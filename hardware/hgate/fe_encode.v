==> flow/design.v <==
typedef logic [63:0] limb_t;
typedef limb_t [4:0] fe51_t;
typedef struct packed {
    fe51_t X;
    fe51_t Y;
    fe51_t Z;
    fe51_t T;
} point_ext_t;
module fe_encode (
    input  wire        clk,
    input  wire        rst_n,
    input  wire        start,
    input  fe51_t      y_in,        
    input  wire        x_sign,      
    output reg         ready,
    output reg [255:0] encoded
);
    wire [63:0] p [0:4];
    assign p[0] = 64'h7FFFFFFFFFFED;    
    assign p[1] = 64'h7FFFFFFFFFFFF;    
    assign p[2] = 64'h7FFFFFFFFFFFF;
    assign p[3] = 64'h7FFFFFFFFFFFF;
    assign p[4] = 64'h7FFFFFFFFFFFF;
    reg is_ge;
    reg [63:0] y_reduced [0:4];
    reg [63:0] mask;
    reg [63:0] borrow;
    localparam S_IDLE = 2'd0, S_REDUCE = 2'd1, S_PACK = 2'd2, S_DONE = 2'd3;
    reg [1:0] state;
    integer idx;
    always @(posedge clk or negedge rst_n) begin
        if (!rst_n) begin
            state   <= S_IDLE;
            ready   <= 1'b0;
            encoded <= 256'd0;
        end else begin
            case (state)
                S_IDLE: begin
                    ready <= 1'b0;
                    if (start) state <= S_REDUCE;
                end
                S_REDUCE: begin
                    borrow = 0;
                    for (idx = 0; idx < 5; idx = idx + 1) begin
                        {borrow, y_reduced[idx]} = {1'b0, y_in[idx]} - {1'b0, p[idx]} - borrow;
                        borrow = borrow[63];  
                    end
                    is_ge = ~borrow;
                    mask = {64{is_ge}};
                    for (idx = 0; idx < 5; idx = idx + 1) begin
                        y_reduced[idx] = (y_reduced[idx] & mask) | (y_in[idx] & ~mask);
                    end
                    state <= S_PACK;
                end
                S_PACK: begin
                    encoded[50:0]    <= y_reduced[0][50:0];
                    encoded[101:51]  <= y_reduced[1][50:0];
                    encoded[152:102] <= y_reduced[2][50:0];
                    encoded[203:153] <= y_reduced[3][50:0];
                    encoded[254:204] <= y_reduced[4][50:0];
                    encoded[255]     <= x_sign;
                    state <= S_DONE;
                end
                S_DONE: begin
                    ready <= 1'b1;
                    state <= S_IDLE;
                end
            endcase
        end
    end
endmodule
* Reports on fe_encode *
What the tools print for fe_encode, step after step.
Line numbers count from 1 in the design file above.
Operators carry their Yosys type and port widths (W data, S select, Z words).
Cell names lack the library's common part.
A cell with n/a has no value.

set-up
  top module = fe_encode
  clock port = clk
  standard-cell library = sky130hd
  library corner = tt_025C_1v80

* Elaborated design *
Yosys after proc, flatten, opt, wreduce and memory -nomap, before mapping. Print and check cells are not counted. Equal cells are merged and count once.

bit counts
  word-level cells = 58
  flip-flop bits (word level) = 514
  input bits = 324
  output and inout bits = 257

cells by class
  add/subtract/negate cells = 9
  muxes and demuxes = 8
  bitwise gates (word level) = 18
  reductions and logical operators = 6
  eq/ne operators = 4

operators with widths
  cell                      count
  $sub A128 B1 Y128         4
  $and A51 B51 Y51          10
  $sub A64 B51 Y65 const B  5
  $or A51 B51 Y51           5
  $mux W51                  5
  $not A51 Y51              1
  $pmux W2 S4               1
  $eq A2 B2 Y1 const B      2
  $reduce_and A2 Y1         2
  $reduce_bool A4 Y1        1
  $reduce_or A3 Y1          1
  $not A1 Y1                2
  $eq A2 B1 Y1 const B      1
  $ne A2 B2 Y1 const B      1
  $logic_not A2 Y1          1
  $reduce_bool A2 Y1        1
  $pmux W1 S2               1
  $mux W2                   1

* Longest topological paths *
Yosys ltp: most cells in a row. Word level: on the elaborated netlist, between registers, memories and ports. Mapped: between sequential cells and ports; inverters and the memories' decode and read muxes count.

logic depth
  depth after elaboration = 10
  ABC_AREA = 0
  gate-level depth with buffers = 52
  gate-level depth less buffers = 48

* Mapped cells and area *
The flow's flattened synthesis, as Yosys stat reports it; memories are mapped. The netlist is that of the ABC_AREA named above (0 if unset); the other value can give another one.

mapped netlist
  area of sequential cells = 14189.9 µm²
  mapped flip-flops = 516
  mapped area = 32797.7 µm²
  buffer cells = 226
  standard cells after synthesis = 3285

cells by type
  type      count  area in all (µm²)
  edfxtp_1  255    7.66E+03
  dfrtp_1   260    6506.24
  mux2_2    265    2.98E+03
  xnor2_1   266    2.33E+03
  xor2_1    141    1.23E+03
  nand2_1   293    1.1E+03
  nand4_1   144    900.864
  nand3_1   167    835.802
  nor2_1    203    761.981
  nor4_1    112    700.672
  nor3_1    105    525.504
  clkbuf_1  128    480.461
  and3_1    75     469.2
  o21ai_0   77     385.37
  and4_1    42     367.853
  mux2i_1   33     330.317
  a21oi_1   63     315.302
  or3_1     48     300.288

Other cell types: 82; their cells: 608.

* Path before layout *
Path of least setup slack by OpenSTA after synthesis, without wires, with an ideal clock, recovery checks aside; 20% of the period is set as input and as output delay. Where synthesis merged equal registers, the netlist keeps one of their names.

timing after synthesis
  path type = input port to flip-flop
  start point = input port rst_n
  end point = register y_reduced[0][0]
  path delay = 27.054 ns
  clock period = 34.2 ns
  launch time at the first pin = 6.840 ns
  input delay = 6.840 ns
  slack = 0.306 ns
  library setup time = 1.585 ns
  arrival time = 32.309 ns
  path buffers = 0
  required time = 32.615 ns
  stages on the path = 1
  synthesis period reached = 33.894 ns

"path delay" is the arrival time less input delay plus setup time.
"stages on the path": output pins that drive a net of the path, with the launching flip-flop's if there is one; two outputs of one cell count as two.
"synthesis period reached" = period - worst setup slack (recovery checks aside). The figure is calculated, with input and output delays left at 20% of the set period.
Between the ends stands the longest chain of elaborated cells between them, by number of cells; it is not shown to be the way that was timed. Of several equally long chains one is given.
Each line given opens the expression or statement behind the cell; cells for indexed reads and writes are added by Yosys, which also makes memories of some case tables.

on the way, after synthesis
  cells stage by stage = nor4b_1
  length of the longest elaborated chain = 1

RTL lines, path after synthesis
  what               line  source
  start, declared    11    input  wire        rst_n,
  $reduce_and A2 Y1  n/a
  end, assigned      51    y_reduced[idx] = (y_reduced[idx] & mask) | (y_in[idx] & ~mask);

* Timing after layout *
Path of least setup slack in the final report of run 1 (OpenROAD, finished layout, wires in). Where an end is a register, its clock arrival counts in the times.

timing after layout
  path type = input port to flip-flop
  start point = input port y_in
  end point = register y_reduced[0][36]
  launch time at the first pin = 4.94 ns
  clock period = 24.7 ns
  stages on the path = 50
  required time = 25.09 ns
  slack = 5.07 ns
  input delay = 4.94 ns
  arrival time = 20.02 ns
  library setup time = 0.27 ns
  path buffers = 4

An end named without its bit number is one bit of that signal or, where synthesis recoded a state register, one of its new flip-flops.
Between the ends stands the longest chain of elaborated cells between them, by number of cells; it is not shown to be the way that was timed. Of several equally long chains one is given.

on the way, after layout
  cells stage by stage = clkdlybuf4s50_1 -> and4_1 -> and4_1 -> nand4_1 -> nor4_1 -> nand4_1 -> or4_1 -> nor4_1 -> nand3_1 -> nor4b_1 -> nor2_1 -> ha_1 -> nor2b_1 -> o211a_1 -> and3_1 -> nand3_1 -> nor3_2 -> nand3_1 -> (+14 left out) -> nand3_1 -> nor4_1 -> buf_4 -> and3b_1 -> nand4_1 -> nand2_1 -> ha_1 -> nand3_1 -> nor2_1 -> nand3_1 -> or4_1 -> nor4b_2 -> buf_4 -> and3_1 -> a31o_4 -> buf_4 -> nor4_1 -> xor2_1
  length of the longest elaborated chain = 10

RTL lines, path after layout
  what                  line  source
  start, declared       13    input  fe51_t      y_in,
  $sub A64 B51 Y65      45    {borrow, y_reduced[idx]} = {1'b0, y_in[idx]} - {1'b0, p[idx]} - borrow;
  $sub A128 B1 Y128 x4  45
  $not A1 Y1            48    is_ge = ~borrow;
  $not A51 Y51          51    y_reduced[idx] = (y_reduced[idx] & mask) | (y_in[idx] & ~mask);
  $and A51 B51 Y51      51
  $or A51 B51 Y51       51
  $mux W51              37    case (state)
  end, assigned         51

Measured results for fe_encode: 2 stored runs of the Yosys and OpenROAD flow on sky130hd. The settings differ; the order carries no meaning. The constraints put input and output delay at 20% of the set period each and load the outputs with 0.01 pF.
"achieved clock period (ns)": clock period set for the run, less the worst setup slack. It is reckoned from that one timing run; input and output delays stay at 20% of the period that was set.
"worst setup path time (ns)" means the part of the period allowed to the worst setup path (the constraints hold back 20% at inputs and 20% at outputs) less its slack; where the path has registers, the arrival times of their clocks count too.
"finish__power__total" is the tool's figure for a default switching activity; nothing was simulated.

settings of run 1
{
  "period_ns": 24.7,
  "CORE_UTILIZATION": 56,
  "SETUP_SLACK_MARGIN": 2.11,
  "PLACE_DENSITY_LB_ADDON": 0.12,
  "HOLD_SLACK_MARGIN": 0.2,
  "CORE_MARGIN": 5,
  "TNS_END_PERCENT": 70,
  "CTS_CLUSTER_DIAMETER": 28,
  "SLEW_MARGIN": 10,
  "CAP_MARGIN": 20
}
report of run 1
yosys chip area after synthesis (um^2): 32797.7
finish__design__die__area: 63506.5
finish__design__instance__area__stdcell: 42853.6
finish__design__instance__utilization: 0.7413
finish__timing__setup__ws: 5.074
finish__timing__setup__tns: 0.000
finish__timing__hold__ws: 0.349
finish__power__total: 3.916e-03
achieved clock period (ns): 19.626
worst setup path time (ns): 14.69
worst setup path kind: input port to flip-flop

settings of run 2
{
  "period_ns": 42.0,
  "SETUP_SLACK_MARGIN": 0.31,
  "CAP_MARGIN": 20,
  "CORE_MARGIN": 2,
  "CORE_UTILIZATION": 40,
  "SLEW_MARGIN": 20
}
report of run 2
yosys chip area after synthesis (um^2): 32797.7
finish__design__die__area: 84300.2
finish__design__instance__area__stdcell: 41260.8
finish__design__instance__utilization: 0.5057
finish__timing__setup__ws: 19.282
finish__timing__setup__tns: 0.000
finish__timing__hold__ws: 0.350
finish__power__total: 1.919e-03
achieved clock period (ns): 22.718
worst setup path time (ns): 14.32
worst setup path kind: input port to flip-flop
